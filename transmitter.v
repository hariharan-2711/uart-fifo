==> flow/design.v <==
module transmitter(pc_t,tx,dma_txend,clk,fifo_status);
    input[7:0] pc_t;
    input clk;
    input fifo_status;
    output reg tx;
    output reg dma_txend;
    reg[7:0] mem_t[0:1023];
    reg txrdy;
    parameter tx_idle = 2'b00;
    parameter tx_start = 2'b01;
    parameter tx_data = 2'b10;
    parameter tx_stop = 2'b11;
    integer index;
    reg[1:0] mode = 2'b00;
    integer clk_count;
    reg[7:0] thr;
    reg[9:0] tsr;
    always@(posedge clk)
      begin
       if(fifo_status==1'b1)
        begin
         thr <= pc_t;
         case(mode)
             tx_idle: begin
                         tx <= 1;
                         txrdy <= 1;
                         clk_count <= 0;
                         dma_txend <= 1;
                         index = 0;
                         if(txrdy==1)
                           begin
                              tsr <= {{1'b1},{thr[7:0]},{1'b0}};
                              mode <= tx_start;
                           end
                         else
                           begin
                              mode <= tx_idle;
                           end
                       end
             tx_start: begin
                          txrdy <= 0;
                          tx <= tsr[index]; 
                          if(clk_count <= 867)
                            begin
                              clk_count <= clk_count+1;
                              mode <= tx_start;
                              dma_txend <= 1'b0;
                            end
                          else
                            begin
                              clk_count <= 0;
                              index <= index+1;
                              mode <= tx_data;
                            end
                       end
             tx_data: begin
                          tx <= tsr[index];
                          if(clk_count <= 867)
                            begin
                               clk_count <= clk_count+1;
                               mode <= tx_data;
                            end
                          else
                            begin
                               clk_count <= 0;
                               if(index<8)
                                 begin
                                   index <= index+1;
                                   mode <= tx_data;
                                 end
                               else
                                 begin
                                   mode <= tx_stop;
                                   index <= 9;
                                 end
                            end
                      end
             tx_stop: begin
                          tx <= tsr[index];
                          if(clk_count <= 867)
                            begin
                               clk_count <= clk_count+1;
                               mode <= tx_stop;
                            end
                           else
                            begin
                               clk_count <= 0;
                               dma_txend <= 1;
                               mode <= tx_idle;
                            end
                      end
             default: begin
                          clk_count <= 0;
                          dma_txend <= 0;
                          mode <= tx_idle;
                          index <= 0;
                      end
         endcase
       end
      end 
endmodule 
# Step by step through the tools: transmitter
# Tool output for the design above, in the order of the flow.
# Line numbers count from 1 in the design file above.
# Cell names lack the library's common part.
# The mark - stands for no value.
# inputs
top_module	transmitter
clock	clk
lib	sky130hd
corner	tt_025C_1v80

# After elaboration
# Yosys after proc, flatten, opt, wreduce and memory -nomap, before mapping. Memory bits, and registers merged into a memory's read port (data or address), are not among the register bits. Print and check cells are not counted. Equal cells are merged and count once.
# bits
mem_count	0
regBits	85
latchBits	0
output_inout_bits	2
rom_bits	0
ramBits	0
clocked_rd_ports_x_width	0
input_bits	10
# op_classes
n_mul	0
cmp	2
n_mux	17
div_mod_pow	0
n_logic	1
reduce_and_logical	8
addsub	2
n_shift	1
n_eq	7
# ops
op	n
32-bit 2-to-1 mux	4
32-bit case mux with 3-bit select	1
32-bit by 2-bit adder with 32-bit output (second input constant)	2
32-bit case mux with 2-bit select	1
10-bit by 32-bit indexed select with 1-bit output	1
32-bit by 11-bit <= comparator with 1-bit output (second input constant)	1
32-bit by 5-bit < comparator with 1-bit output (second input constant)	1
2-bit != test (second input constant)	4
4-bit AND reduction	2
2-bit case mux with 4-bit select	1
1-bit 2-to-1 mux	5
2-bit equality test (second input constant)	2
1-bit case mux with 2-bit select	2
2-bit 2-to-1 mux	2
3-bit AND reduction	1
3-bit nonzero test	1
3-bit OR reduction	1
1-bit case mux with 3-bit select	1
2-bit by 1-bit equality test with 1-bit output (second input constant)	1
2-bit logical NOT	1
2-bit AND reduction	1
2-bit nonzero test	1
1-bit inverter	1

# Logic depth
# Yosys ltp: most cells in a row. Word level: on the elaborated netlist, between registers, memories and ports. Mapped: between sequential cells and ports; inverters and the memories' decode and read muxes count.
# depth
word_depth	4
ABC_AREA	0
depth_mapped	7
mapped_depth_nobuf	7

# Mapped cells and area
# Source: synth_stat.txt of the flow (Yosys; design flattened, memories mapped). It holds for the ABC_AREA given above (unset counts as 0); a run with the other value may have another netlist.
# Totals and module areas in this step are rounded.
# types
cell_type	n	area_total_um2
edfxtp_1	85	2.55E+03
nor2_1	76	285.274
xor2_1	32	280.269
xnor2_1	26	227.718
nand3_1	30	150.144
nand4_1	19	118.864
nor4_1	19	118.864
ha_1	8	100.096
nand2_1	21	78.826
and3_1	10	62.56
and4_1	7	61.309
clkbuf_1	12	45.043
nand4_4	2	42.541
a21oi_1	7	35.034
inv_1	8	30.029
o21ai_0	5	25.024
mux4_2	1	22.522
nor4_4	1	21.27
# Other cell types: 22; their cells: 30.
# synth_totals
yosys_area_mm2	0.0045
cells	399
sequential_area_mm2	0.0026
buffers	13
ff_cells	85

# Timing after synthesis
# OpenSTA on the mapped netlist: ideal clock, no wires. The path of least setup slack (recovery checks aside). Input and output delay are each 20% of the period. Register names are those of the netlist, which keeps one name where synthesis merged equal registers.
# synth_timing
kind	flip-flop to flip-flop
startpoint	register clk_count[10]
endpoint	register index[0]
n_path_buf	0
clock_period_ns	4.43
t_arrival_ns	2.583
setup_time_ns	0.432
path_stages	5
slack_ns	1.415
path_delay_ns	3.015
synth_period_reached_ns	3.015
# "path_delay_ns" = arrival - input delay + setup time.
# "path_stages" counts driving pins, that of a launching flip-flop among them; a cell with two outputs on the path counts twice.
# "synth_period_reached_ns" is the clock period less the worst setup slack; recovery checks do not enter. This is arithmetic on one report: input and output delays are still those of the set period (20% each).
# The rows between start and end are the longest chain of elaborated cells between them; the timing report does not say that the signal goes this way. Where chains are equally long, one stands for them.
# A line is the first line of the expression or statement that the cell stems from. Yosys adds cells for indexed reads and writes and turns some case tables into memories.
# A register here has more assigning lines than the two given.
# Only ways into the end's enable, where the timed path ends, are counted here.
# synth_via
cell_sequence	edfxtp_1 > nor4_1 > and4_1 > a41o_1 > a21oi_1
elab_chain_cells	3
# synth_rtl
item	line	rtl
start: declaration	15	integer clk_count;
start: assignment	45	clk_count <= clk_count+1;
start: assignment	60	clk_count <= clk_count+1;
32-bit by 11-bit <= comparator with 1-bit output	43	if(clk_count <= 867)
2-bit != test	-
4-bit AND reduction	-
end: assignment	52	index <= index+1;
end: assignment	68	index <= index+1;
end: declaration	13	integer index;

# Timing after layout
# From the final timing report of run 1: the path of least setup slack in the routed layout; clock arrival at registers is part of the times.
# layout_timing
kind	flip-flop to output port
startpoint	register tx
endpoint	output tx
path_stages	2
t_arrival_ns	1.28
clock_period_ns	5.67
n_path_buf	1
out_delay_ns	1.13
slack_ns	3.26
# A register here has more assigning lines than the two given.
# layout_via
cell_sequence	edfxtp_1 > clkdlybuf4s50_1
elab_chain_cells	0
# layout_rtl
item	line	rtl
start: declaration	5	output reg tx;
start: assignment	42	tx <= tsr[index];
start: assignment	57	tx <= tsr[index];
end: declaration	5

# Measured results for transmitter: 2 stored runs of the Yosys and OpenROAD flow on sky130hd. The settings differ; the order carries no meaning. The constraints put input and output delay at 20% of the set period each and load the outputs with 0.01 pF.
# By "achieved_period_ns" is meant the clock period of the run minus its worst setup slack. This is arithmetic on one report: input and output delays are still those of the set period (20% each).
# "critical_path_time_ns" = time allowed to the worst setup path (clock period - input delay - output delay, where it has them) - its slack; a late launch clock adds to it, a late capture clock takes from it.
# "fin_power_w": no workload was simulated; the value follows from the tool's default switching activity.
# The results are shown rounded.
# Among the settings, -- means not set for that run.
setting or result,run 1,run 2
period_ns,5.67,4.49
CORE_UTILIZATION,16,16
PLACE_DENSITY_LB_ADDON,0.29,--
GPL_ROUTABILITY_DRIVEN,0,--
MAX_ROUTING_LAYER,met5,--
CAP_MARGIN,20,20
CORE_MARGIN,2,7
SLEW_MARGIN,20,20
SETUP_SLACK_MARGIN,--,1.22
PLACE_DENSITY,--,0.61
CELL_PAD_IN_SITES_DETAIL_PLACEMENT,--,1
CTS_CLUSTER_SIZE,--,66
critical_path_time_ns,1.28,2.50
worstPathKind,flip-flop to output port,flip-flop to flip-flop
hold_worst_slack_ns,0.41,0.42
total_die_area_mm2,0.029,0.033
fin_tns_ns,0.000,0.000
yosys_chip_area_mm2,0.0045,0.0045
fin_power_w,0.0015,0.0021
final_cell_area_mm2,0.0053,0.0054
achieved_period_ns,2.411,2.498
post_route_util_frac,0.19,0.2
fin_ws_ns,3.3,2.0
